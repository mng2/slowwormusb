==> flow/design.v <==
package pkg_strings;
    parameter S_CRLF = 9'd0;
    parameter S_hello_world = 9'd3;
    parameter S_startup_message = 9'd16;
    parameter S_waiting = 9'd46;
    parameter S_detect_full = 9'd72;
    parameter S_detect_low = 9'd100;
endpackage
module bram #(
    parameter DW = 8,
    parameter AW = 9
) (
    input                   clk,
    input                   rd,
    input       [AW-1:0]    raddr,
    input                   wr,
    input       [AW-1:0]    waddr,
    input       [DW-1:0]    din,
    output reg  [DW-1:0]    dout
);
    reg [DW-1:0] ram [2**AW-1:0];
    always @(posedge clk) begin
        if (rd)
            dout <= ram[raddr];
        if (wr)
            ram[waddr] <= din;
    end
endmodule
module fifo #(
    parameter DW = 8,
    parameter AW = 9
)(
    input   clk, rst,
    input   wr,
    input   [DW-1:0] din,
    input   rd,
    output  [DW-1:0] dout,
    output logic valid,
    output logic full, empty
);
    logic [AW:0] readpointer, writepointer;
    logic wrbram, rdbram;
    bram my_bram(
        .clk,
        .rd(rdbram),
        .raddr(readpointer[AW-1:0]),  
        .wr(wrbram),
        .waddr(writepointer[AW-1:0]),
        .din,
        .dout
    );
    always_ff @(posedge clk) begin
        if (rst) begin
            readpointer     <= '0;
            writepointer    <= '0;
            valid           <= '0;
        end
        else begin
            if (wr && ~full) begin
                writepointer <= writepointer + 1;
            end
            valid <= '0;
            if (rd && ~empty) begin
                readpointer <= readpointer + 1;
                valid <= '1;
            end
        end
    end
    always_comb begin
        full = '0;
        empty = '0;
        if (readpointer[AW-1:0] == writepointer[AW-1:0]) begin
            if (readpointer[AW] == writepointer[AW]) begin
                empty = '1;  
            end else begin
                full = '1;  
            end
        end
        if (wr && ~full)
            wrbram = '1;
        else
            wrbram = '0;
        if (rd && ~empty)
            rdbram = '1;
        else
            rdbram = '0;
    end
endmodule
Step by step through the tools: fifo
What the tools print for fifo, step after step. Lines are those of the file above, counted from 1. Operators carry their Yosys type and port widths (W data, S select, Z words). Library cell names are shortened. Not given: -

Top module: fifo. Clock: clk. Cell library: sky130hd. Library corner: tt_025C_1v80.

After elaboration
Source: Yosys, flattened and elaborated, memories not mapped. Widths are those after wreduce; folded enables and synchronous resets count as part of the registers. Registers that Yosys merges into a memory's read port (data or address) are not register bits. Print and check cells do not count. Equal cells are merged and count once. Memory sizes are those after Yosys's memory passes, which may raise the word count (mostly to a power of two), join words into wider ones and drop unused or constant bits.

For bitwise operators the number is 2. The figure for add/subtract/negate cells is 2. For mux-type cells the number is 9. Under reduce/logical cells stands 2. The figure for equality and inequality tests is 2.

Operators by type and width (number): $add A10 B1 Y10 const B (2); $eq A9 B9 Y1 (1); $mux W9 (1); $mux W8 (1); $mux W1 (7); $logic_and A1 B1 Y1 (2); $not A1 Y1 (2); $eq A1 B1 Y1 (1).

Under memory cells stands 1. For word width x clocked read ports the number is 8. For bits in registers the number is 21. Under output and inout port bits stands 11. For bits in writable memories the number is 4096. For input port bits the number is 12.

Memory list: my_bram.ram (words 512, width 8, read ports 1, write ports 1, line 21) `reg [DW-1:0] ram [2**AW-1:0];`.

Longest topological paths
Longest topological path by Yosys (ltp), each cell counted once; first at word level (registers and memories cut), then after technology mapping (sequential cells cut; the memories' decode and read muxes count).

Depth after elaboration: 7. Under ABC_AREA stands 0. The figure for mapped depth is 14. The entry for depth with buffers taken out reads 8.

After synthesis
The flow's flattened synthesis, as Yosys stat reports it; memories are mapped. The netlist is that of the ABC_AREA named above (0 if unset); the other value can give another one.

Cells by type: edfxtp_1 (number 4104, total area 1.23E+05 um^2); mux4_2 (number 1167, total area 2.63E+04 um^2); nor2_1 (number 580, total area 2.18E+03 um^2); mux2i_1 (number 134, total area 1.34E+03 um^2); buf_6 (number 61, total area 686.909 um^2); buf_2 (number 131, total area 655.629 um^2); clkbuf_1 (number 160, total area 600.576 um^2); a22oi_1 (number 70, total area 525.504 um^2); dfxtp_1 (number 21, total area 420.403 um^2); nand2_1 (number 111, total area 416.65 um^2); buf_4 (number 48, total area 360.346 um^2); a21oi_1 (number 55, total area 275.264 um^2); a211oi_1 (number 29, total area 217.709 um^2); mux2_2 (number 19, total area 213.955 um^2); a22o_1 (number 20, total area 175.168 um^2); buf_12 (number 8, total area 160.154 um^2); a221oi_1 (number 17, total area 148.893 um^2); o22ai_1 (number 22, total area 137.632 um^2).

Other cell types: 49; their cells: 296.

The figure for buffer cells is 435. The figure for mapped area is 160066.0 um^2. Under mapped flip-flops stands 4125. The entry for cells in the netlist reads 7053.

The figures by module come from a second, unflattened synthesis with its own total; it is not the netlist above.

For cells (unflattened synthesis) the number is 8156. The entry for area (unflattened synthesis) reads 161179.6 um^2.

Each row is one instance without its submodules.

Modules: bram (area 160007.2 um^2, cells 8030, times used 1); fifo (area 1172.4 um^2, cells 126, times used 1).

Timing after synthesis
Path of least setup slack by OpenSTA after synthesis, without wires, with an ideal clock, recovery checks aside; 20% of the period is set as input and as output delay. Where synthesis merged equal registers, the netlist keeps one of their names.

Path kind: flip-flop to flip-flop. Start point: reg readpointer[0]. End point: reg my_bram.dout[2]. The entry for setup time reads 0.271 ns. The entry for path delay reads 2.870 ns. Stages: 11. The entry for buffers on the path reads 4. Slack: 1.820 ns. The figure for period is 4.69 ns. The figure for time at the first pin is 0.000 ns. For arrival the number is 2.599 ns. For period reached after synthesis the number is 2.87 ns.

"path delay" is the arrival time less input delay plus setup time. "stages": output pins that drive a net of the path, with the launching flip-flop's if there is one; two outputs of one cell count as two. "period reached after synthesis" is the clock period less the worst setup slack; recovery checks do not enter. This is arithmetic on one report: input and output delays are still those of the set period (20% each). The rows between start and end are the longest chain of elaborated cells between them; the timing report does not say that the signal goes this way. Where chains are equally long, one stands for them. A line is the first line of the expression or statement that the cell stems from. Yosys adds cells for indexed reads and writes and turns some case tables into memories.

Cell sequence: dfxtp_1 buf_6 buf_6 buf_6 buf_2 mux4_2 mux4_2 o22ai_1 nor3_1 nor4_1 a32oi_1. The figure for length of the longest elaborated chain is 5. For elaborated cells between the ends (all ways) the number is 5. Those cells by class: 1 x eq/ne; 2 x mux; 1 x logic; 1 x reduce/logical.

RTL lines, path after synthesis: start, declared (line 41) `logic [AW:0] readpointer, writepointer;`; start, assigned (line 54) `readpointer     <= '0;`; start, assigned (line 64) `readpointer <= readpointer + 1;`; $eq A9 B9 Y1 (line 72) `if (readpointer[AW-1:0] == writepointer[AW-1:0]) begin`; $mux W1 (line 72); $not A1 Y1 (line 83) `if (rd && ~empty)`; $logic_and A1 B1 Y1 (line 83); $mux W1 (line 83); end, declared (line 19) `output reg  [DW-1:0]    dout`.

Path in the finished layout
From the final timing report of flow run 1: the path of least setup slack in the routed layout; clock arrival at registers is part of the times.

Path kind: flip-flop to flip-flop. Start point: reg readpointer[0]. End point: reg my_bram.dout[1]. The entry for setup time reads 0.27 ns. The figure for time at the first pin is 1.03 ns. Slack: -0.61 ns. Stages: 12. The figure for period is 3.12 ns. The entry for buffers on the path reads 5. For arrival the number is 4.47 ns.

The rows between start and end are the longest chain of elaborated cells between them; the timing report does not say that the signal goes this way. Where chains are equally long, one stands for them.

Cell sequence: dfxtp_4 buf_4 buf_4 bufbuf_16 mux4_2 mux4_2 a22oi_1 buf_4 a21oi_1 nor2_4 buf_4 a311oi_1. The figure for length of the longest elaborated chain is 5. For elaborated cells between the ends (all ways) the number is 5. Those cells by class: 1 x eq/ne; 2 x mux; 1 x logic; 1 x reduce/logical.

RTL lines, path after layout: start, declared (line 41) `logic [AW:0] readpointer, writepointer;`; start, assigned (line 54) `readpointer     <= '0;`; start, assigned (line 64) `readpointer <= readpointer + 1;`; $eq A9 B9 Y1 (line 72) `if (readpointer[AW-1:0] == writepointer[AW-1:0]) begin`; $mux W1 (line 72); $not A1 Y1 (line 83) `if (rd && ~empty)`; $logic_and A1 B1 Y1 (line 83); $mux W1 (line 83); end, declared (line 19) `output reg  [DW-1:0]    dout`.

FLOW RESULTS
============

fifo through Yosys and OpenROAD on sky130hd: 2 stored runs, unordered, with their settings and measured results. The constraints put input and output delay at 20% of the set period each and load the outputs with 0.01 pF. "clock period reached": clock period set for the run, less the worst setup slack. It is reckoned from that one timing run; input and output delays stay at 20% of the period that was set. "worst path time" is the time allowed to the run's worst setup path (the clock period less input and output delay, where it has them) less its slack. Clock arrival times count: a late capture clock shortens it, a late launch clock lengthens it. By "power consumption" is meant OpenSTA's value without simulated activity: inputs other than the clock are taken to toggle once in ten clock periods, and the tool carries that through the logic.

Flow run 1 has these settings: period_ns 3.12; CORE_UTILIZATION 46; SETUP_SLACK_MARGIN 0.79; PLACE_DENSITY_LB_ADDON 0.03; CELL_PAD_IN_SITES_GLOBAL_PLACEMENT 1; TNS_END_PERCENT 70; CAP_MARGIN 5; SLEW_MARGIN 15; MIN_ROUTING_LAYER met2; CORE_MARGIN 2. The worst setup slack after layout comes to -0.607 ns. The power consumption reads 131.385 mW. The die area comes to 352705.0 um^2. The clock period reached comes to 3.727 ns. The standard-cell area of the final layout stands at 199405.0 um^2. For the worst hold slack after layout the run shows 0.078 ns. The post-synthesis cell area is 160066.0 um^2. The worst path time is 3.73 ns. Worst path kind: flip-flop to flip-flop. The sum of negative setup slack reads -16.822 ns. The utilization reads 0.576.

Flow run 2 has these settings: period_ns 3.58; CAP_MARGIN 20; CORE_MARGIN 2; CORE_UTILIZATION 40; SLEW_MARGIN 20. The worst setup slack after layout comes to 0.001 ns. The power consumption reads 110.376 mW. The die area comes to 405240.0 um^2. The clock period reached comes to 3.579 ns. The standard-cell area of the final layout stands at 191165.0 um^2. For the worst hold slack after layout the run shows 0.075 ns. The post-synthesis cell area is 160066.0 um^2. The worst path time is 3.58 ns. Worst path kind: flip-flop to flip-flop. The sum of negative setup slack reads 0.000 ns. The utilization reads 0.479.
